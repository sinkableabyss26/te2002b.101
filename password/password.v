==> flow/design.v <==
module password(
	 input clk, rst,
	 input [9:0] sw_input,
	 output reg [6:0] HEX0, HEX1, HEX2, HEX3, HEX4
);
    localparam count_max =  5;
    wire [9:0] input_db;
    reg [27:0] counter;
    reg count_done;
    localparam IDLE = 3'b000;
    localparam CHECK1 = 3'b001;
    localparam CHECK2 = 3'b010;
    localparam CHECK3 = 3'b011;
    localparam ERROR = 3'b100;
    localparam DONE = 3'b101;
    reg [2:0] active_state, next_state;
    genvar i;
    generate
        for(i=0; i<10; i=i+1) begin: one_shot_input
            debouncer_oneshot U1(        
                .pb_1(sw_input[i]),
                .clk(clk),    
                .pb_out(input_db[i])  
            );  
        end  
    endgenerate
    always @(posedge clk or negedge rst)
    begin
        if(~rst)
        begin
            active_state <= IDLE;
            count_done <= 0;
            counter <= 0;
        end
        else
        begin
            active_state <= next_state;
            if(active_state == ERROR || active_state == DONE)
            begin
                if(counter < count_max)
                begin
                    counter <= counter + 1;
                    count_done <= 0;
                end
                else
                begin
                    counter <= 0;
                    count_done <= 1;
                end
            end
        end
    end
    always @(*)
    begin
        case(active_state)
            IDLE:
                if(input_db == 10'b0100000000)
                    next_state = CHECK1;
                else if(input_db == 0)
                    next_state = IDLE;
                else
                    next_state = ERROR;
            CHECK1:
                if(input_db == 10'b0000100000)
                    next_state = CHECK2;
                else if(input_db == 0)
                    next_state = CHECK1;
                else
                    next_state = ERROR;
            CHECK2:
                if(input_db == 10'b0000000100)
                    next_state = CHECK3;
                else if(input_db == 0)
                    next_state = CHECK2;
                else
                    next_state = ERROR;
            CHECK3:
                if(input_db == 10'b0000000010)
                    next_state = DONE;
                else if(input_db == 0)
                    next_state = CHECK3;
                else
                    next_state = ERROR;
            ERROR:
                if(count_done == 1)
                    next_state = IDLE;
                else
                    next_state = ERROR;
            DONE:
                if(count_done == 1)
                    next_state = IDLE;
                else
                    next_state = DONE;
            default:
                next_state = IDLE;
        endcase
    end
    always @(*)
    begin
        case (active_state)
            ERROR:
            begin
                HEX4 = 7'b0000_110;
                HEX3 = 7'b0101_111;
                HEX2 = 7'b0101_111;
                HEX1 = 7'b0100_011;
                HEX0 = 7'b0101_111;
            end
            DONE:
            begin
                HEX4 = 7'b1111_111;
                HEX3 = 7'b0100_001;
                HEX2 = 7'b1000_000;
                HEX1 = 7'b1001_000;
                HEX0 = 7'b0000_110;
            end
            default:
            begin
                HEX4 = 7'b1000_000;
                HEX3 = 7'b1000_000;
                HEX2 = 7'b1000_000;
                HEX1 = 7'b1000_000;
                HEX0 = 7'b1000_000;
            end
        endcase
    end
endmodule
module debouncer_oneshot(
	input pb_1,
	input clk,
	output pb_out
);
	wire Q0, Q1, Q2, Q2_bar;
	d_ff d0(clk, pb_1, Q0);
	d_ff d1(clk, Q0, Q1);
	d_ff d2(clk, Q1, Q2);
	assign Q2_bar = ~Q2;
	assign pb_out = Q1 & Q2_bar;
endmodule
module d_ff(
	input slow_clk,
	input D,
	output reg Q
);
	always @(posedge slow_clk)
		begin
			Q <= D;
		end	
endmodule
== From RTL to reports: password ==
What the tools print for password, step after step.
Lines are those of the file above, counted from 1.
The mark - stands for no value.

* Design top: password
* Clock input: clk
* Standard-cell library: sky130hd
* Timing corner: tt_025C_1v80

== Word-level counts ==
Source: Yosys, flattened and elaborated, memories not mapped. Widths are those after wreduce; folded enables and synchronous resets count as part of the registers. Registers that Yosys merges into a memory's read port (data or address) are not register bits. Print and check cells do not count. Equal cells are merged and count once.

* Input port bits: 12
* Output and inout port bits: 35
* Word-level cells: 85
* Register bits: 62

* Bitwise operators: 20
* Order comparisons: 1
* Add/subtract/negate cells: 1
* Muxes and demuxes: 18
* Reduce/logical cells: 3
* Eq/ne operators: 9

{| class="wikitable"
|+ Operators with widths
! operator !! number
|-
| case mux 7 bit (select 2 bit) || 4
|-
| two-way mux 3 bit || 10
|-
| adder 28 x 1 -> 28 bit with constant B || 1
|-
| < comparator 28 x 3 -> 1 bit with constant B || 1
|-
| two-way mux 28 bit || 1
|-
| case mux 3 bit (select 6 bit) || 1
|-
| bitwise AND 1 bit || 10
|-
| inverter 1 bit || 10
|-
| == test 10 x 2 -> 1 bit with constant B || 1
|-
| == test 10 x 3 -> 1 bit with constant B || 1
|-
| == test 10 x 6 -> 1 bit with constant B || 1
|-
| == test 10 x 9 -> 1 bit with constant B || 1
|-
| logical NOT 10 bit || 1
|-
| two-way mux 7 bit || 1
|-
| == test 3 x 2 -> 1 bit with constant B || 2
|-
| == test 3 bit with constant B || 2
|-
| == test 3 x 1 -> 1 bit with constant B || 1
|-
| logical NOT 3 bit || 1
|-
| logical OR 1 bit || 1
|-
| two-way mux 1 bit || 1
|}

== Longest topological paths ==
Yosys ltp: most cells in a row. Word level: on the elaborated netlist, between registers, memories and ports. Mapped: between sequential cells and ports; inverters and the memories' decode and read muxes count.

* Depth in word-level cells: 6
* ABC_AREA: 0
* Gate-level depth with buffers: 9
* Depth with buffers taken out: 7

== After synthesis ==
Source: synth_stat.txt of the flow (Yosys; design flattened, memories mapped). It holds for the ABC_AREA given above (unset counts as 0); a run with the other value may have another netlist.

* Mapped flip-flops: 65
* Cell count: 253
* Mapped area: 2,593.7 um^2
* Buffer cells: 35
* Sequential part of the area: 1,477.7 um^2

{| class="wikitable"
|+ Cell types
! cell type !! number !! total area (um^2)
|-
| sky130_fd_sc_hd__dfrtp_1 || 34 || 850.816
|-
| sky130_fd_sc_hd__dfxtp_1 || 30 || 600.576
|-
| sky130_fd_sc_hd__buf_4 || 29 || 217.709
|-
| sky130_fd_sc_hd__nor2_1 || 32 || 120.115
|-
| sky130_fd_sc_hd__a21oi_1 || 13 || 65.062
|-
| sky130_fd_sc_hd__nand2b_1 || 8 || 50.048
|-
| sky130_fd_sc_hd__nor2b_1 || 8 || 50.048
|-
| sky130_fd_sc_hd__inv_1 || 13 || 48.797
|-
| sky130_fd_sc_hd__a31oi_1 || 7 || 43.792
|-
| sky130_fd_sc_hd__nand4_1 || 7 || 43.792
|-
| sky130_fd_sc_hd__nand2_1 || 10 || 37.536
|-
| sky130_fd_sc_hd__nor4_1 || 6 || 37.536
|-
| sky130_fd_sc_hd__and3_1 || 5 || 31.28
|-
| sky130_fd_sc_hd__o22ai_1 || 5 || 31.28
|-
| sky130_fd_sc_hd__buf_8 || 2 || 30.029
|-
| sky130_fd_sc_hd__nand3_1 || 6 || 30.029
|-
| sky130_fd_sc_hd__and4_1 || 3 || 26.275
|-
| sky130_fd_sc_hd__dfstp_2 || 1 || 26.275
|}

Other cell types: 20; their cells: 34.
By module: a second synthesis without flattening, with its own total; a netlist apart from the flattened one above.

* Cells (unflattened synthesis): 246
* Area (unflattened synthesis): 2,700.1 um^2

Each row is one instance without its submodules.

{| class="wikitable"
|+ By module
! module !! seq. area (um^2) !! area (um^2) !! cells !! times used
|-
| password || 877.1 || 1,961.9 || 206 || 1
|-
| d_ff || 20.0 || 20.0 || 1 || 30
|-
| debouncer_oneshot || 0.0 || 13.8 || 1 || 10
|}

== Timing after synthesis ==
Path of least setup slack by OpenSTA after synthesis, without wires, with an ideal clock, recovery checks aside; 20% of the period is set as input and as output delay. Where synthesis merged equal registers, the netlist keeps one of their names.

* Path type: reg-to-reg
* Start: register counter[4]
* End: register counter[21]
* Library setup time: 72 ps
* Buffers on the path: 2
* Period: 1,760 ps
* Driving pins on the path: 8
* Delay of the path: 1,719 ps
* Arrival: 1,647 ps
* Launch time at the first pin: 0 ps
* Setup slack: 41 ps
* Data required time: 1,688 ps
* Synthesis period reached: 1,719 ps

"delay of the path" = arrival - input delay + setup time.
"driving pins on the path" counts driving pins, that of a launching flip-flop among them; a cell with two outputs on the path counts twice.
"synthesis period reached" = period - worst setup slack (recovery checks aside). The figure is calculated, with input and output delays left at 20% of the set period.
Between the ends stands the longest chain of elaborated cells between them, by number of cells; it is not shown to be the way that was timed. Of several equally long chains one is given.
A line is the first line of the expression or statement that the cell stems from. Yosys adds cells for indexed reads and writes and turns some case tables into memories.
At most two assigning lines are given for a register; there are more.

* Path through: sky130_fd_sc_hd__dfrtp_1 > sky130_fd_sc_hd__nor4_1 > sky130_fd_sc_hd__nand3_1 > sky130_fd_sc_hd__or3_4 > sky130_fd_sc_hd__and2_4 > sky130_fd_sc_hd__buf_6 > sky130_fd_sc_hd__buf_8 > sky130_fd_sc_hd__nor2_1
* Length of the longest elaborated chain: 2
* Elaborated cells on any way between the ends: 3
* RTL lines with such cells: 2
* Those cells by class: add/sub (1); compare (1); mux (1)

{| class="wikitable"
|+ Ends and longest elaborated chain, post-synthesis
! element !! RTL line !! RTL
|-
| from (decl) || 8 || <nowiki>reg [27:0] counter;</nowiki>
|-
| from (assign) || 33 || <nowiki>counter <= 0;</nowiki>
|-
| from (assign) || 42 || <nowiki>counter <= counter + 1;</nowiki>
|-
| adder 28 x 1 -> 28 bit || 42 ||
|-
| two-way mux 28 bit || 40 || <nowiki>if(counter < count_max)</nowiki>
|-
| to (assign) || 33 ||
|-
| to (assign) || 42 ||
|-
| to (decl) || 8 ||
|}

== Path in the finished layout ==
From the final timing report of record 1: the path of least setup slack in the routed layout; clock arrival at registers is part of the times.
The report prints the path's times to 10 ps; the period is as set.

* Path type: reg-to-reg
* Start: register counter[14]
* End: register counter[9]
* Setup slack: -210 ps
* Launch time at the first pin: 330 ps
* Period: 1,470 ps
* Driving pins on the path: 6
* Library setup time: 70 ps
* Data required time: 1,730 ps
* Buffers on the path: 0
* Arrival: 1,940 ps

Between the ends stands the longest chain of elaborated cells between them, by number of cells; it is not shown to be the way that was timed. Of several equally long chains one is given.
At most two assigning lines are given for a register; there are more.

* Path through: sky130_fd_sc_hd__dfrtp_1 > sky130_fd_sc_hd__nor4_2 > sky130_fd_sc_hd__nand3_1 > sky130_fd_sc_hd__or3_4 > sky130_fd_sc_hd__and2_4 > sky130_fd_sc_hd__a21oi_1
* Length of the longest elaborated chain: 2
* Elaborated cells on any way between the ends: 2
* RTL lines with such cells: 1
* Those cells by class: compare (1); mux (1)

{| class="wikitable"
|+ Ends and longest elaborated chain, after layout
! element !! RTL line !! RTL
|-
| from (decl) || 8 || <nowiki>reg [27:0] counter;</nowiki>
|-
| from (assign) || 33 || <nowiki>counter <= 0;</nowiki>
|-
| from (assign) || 42 || <nowiki>counter <= counter + 1;</nowiki>
|-
| < comparator 28 x 3 -> 1 bit || 40 || <nowiki>if(counter < count_max)</nowiki>
|-
| two-way mux 28 bit || 40 ||
|-
| to (assign) || 33 ||
|-
| to (assign) || 42 ||
|-
| to (decl) || 8 ||
|}

Stored flow runs of password (2 of them; Yosys, OpenROAD, sky130hd). They differ in their settings and are not a sequence. Constraints: input delay and output delay 20% of the set period each, output load 0.01 pF.
"time used up by the worst setup path" is the time allowed to the run's worst setup path (the clock period less input and output delay, where it has them) less its slack. Clock arrival times count: a late capture clock shortens it, a late launch clock lengthens it.
"time used up by the worst setup path" is known to 10 ps.

=== Record 1 ===
{| class="wikitable"
! Setting !! Value
|-
| period_ns || 1.47
|-
| CORE_UTILIZATION || 30
|-
| SETUP_SLACK_MARGIN || 0.3
|-
| PLACE_DENSITY || 0.83
|-
| HOLD_SLACK_MARGIN || -0.07
|-
| CORE_ASPECT_RATIO || 1.17
|-
| TNS_END_PERCENT || 70
|-
| ABC_AREA || 0
|-
| CTS_CLUSTER_DIAMETER || 279
|-
| CAP_MARGIN || 5
|-
| SLEW_MARGIN || 25
|-
| CORE_MARGIN || 2
|-
! Result !! Value
|-
| Mapped cell area after synthesis || 2,593.7 um^2
|-
| Full die area || 9,407.6 um^2
|-
| Post-route utilization || 45.7%
|-
| Lowest setup slack || -206 ps
|-
| Post-route worst hold slack || 329 ps
|-
| Time used up by the worst setup path || 1,680 ps
|-
| Kind of the worst setup path || reg-to-reg
|}

=== Record 2 ===
{| class="wikitable"
! Setting !! Value
|-
| period_ns || 1.74
|-
| CORE_UTILIZATION || 58
|-
| CAP_MARGIN || 20
|-
| CORE_MARGIN || 2
|-
| SLEW_MARGIN || 20
|-
! Result !! Value
|-
| Mapped cell area after synthesis || 2,593.7 um^2
|-
| Full die area || 5,022.6 um^2
|-
| Post-route utilization || 76.1%
|-
| Lowest setup slack || 43 ps
|-
| Post-route worst hold slack || 329 ps
|-
| Time used up by the worst setup path || 1,700 ps
|-
| Kind of the worst setup path || reg-to-reg
|}
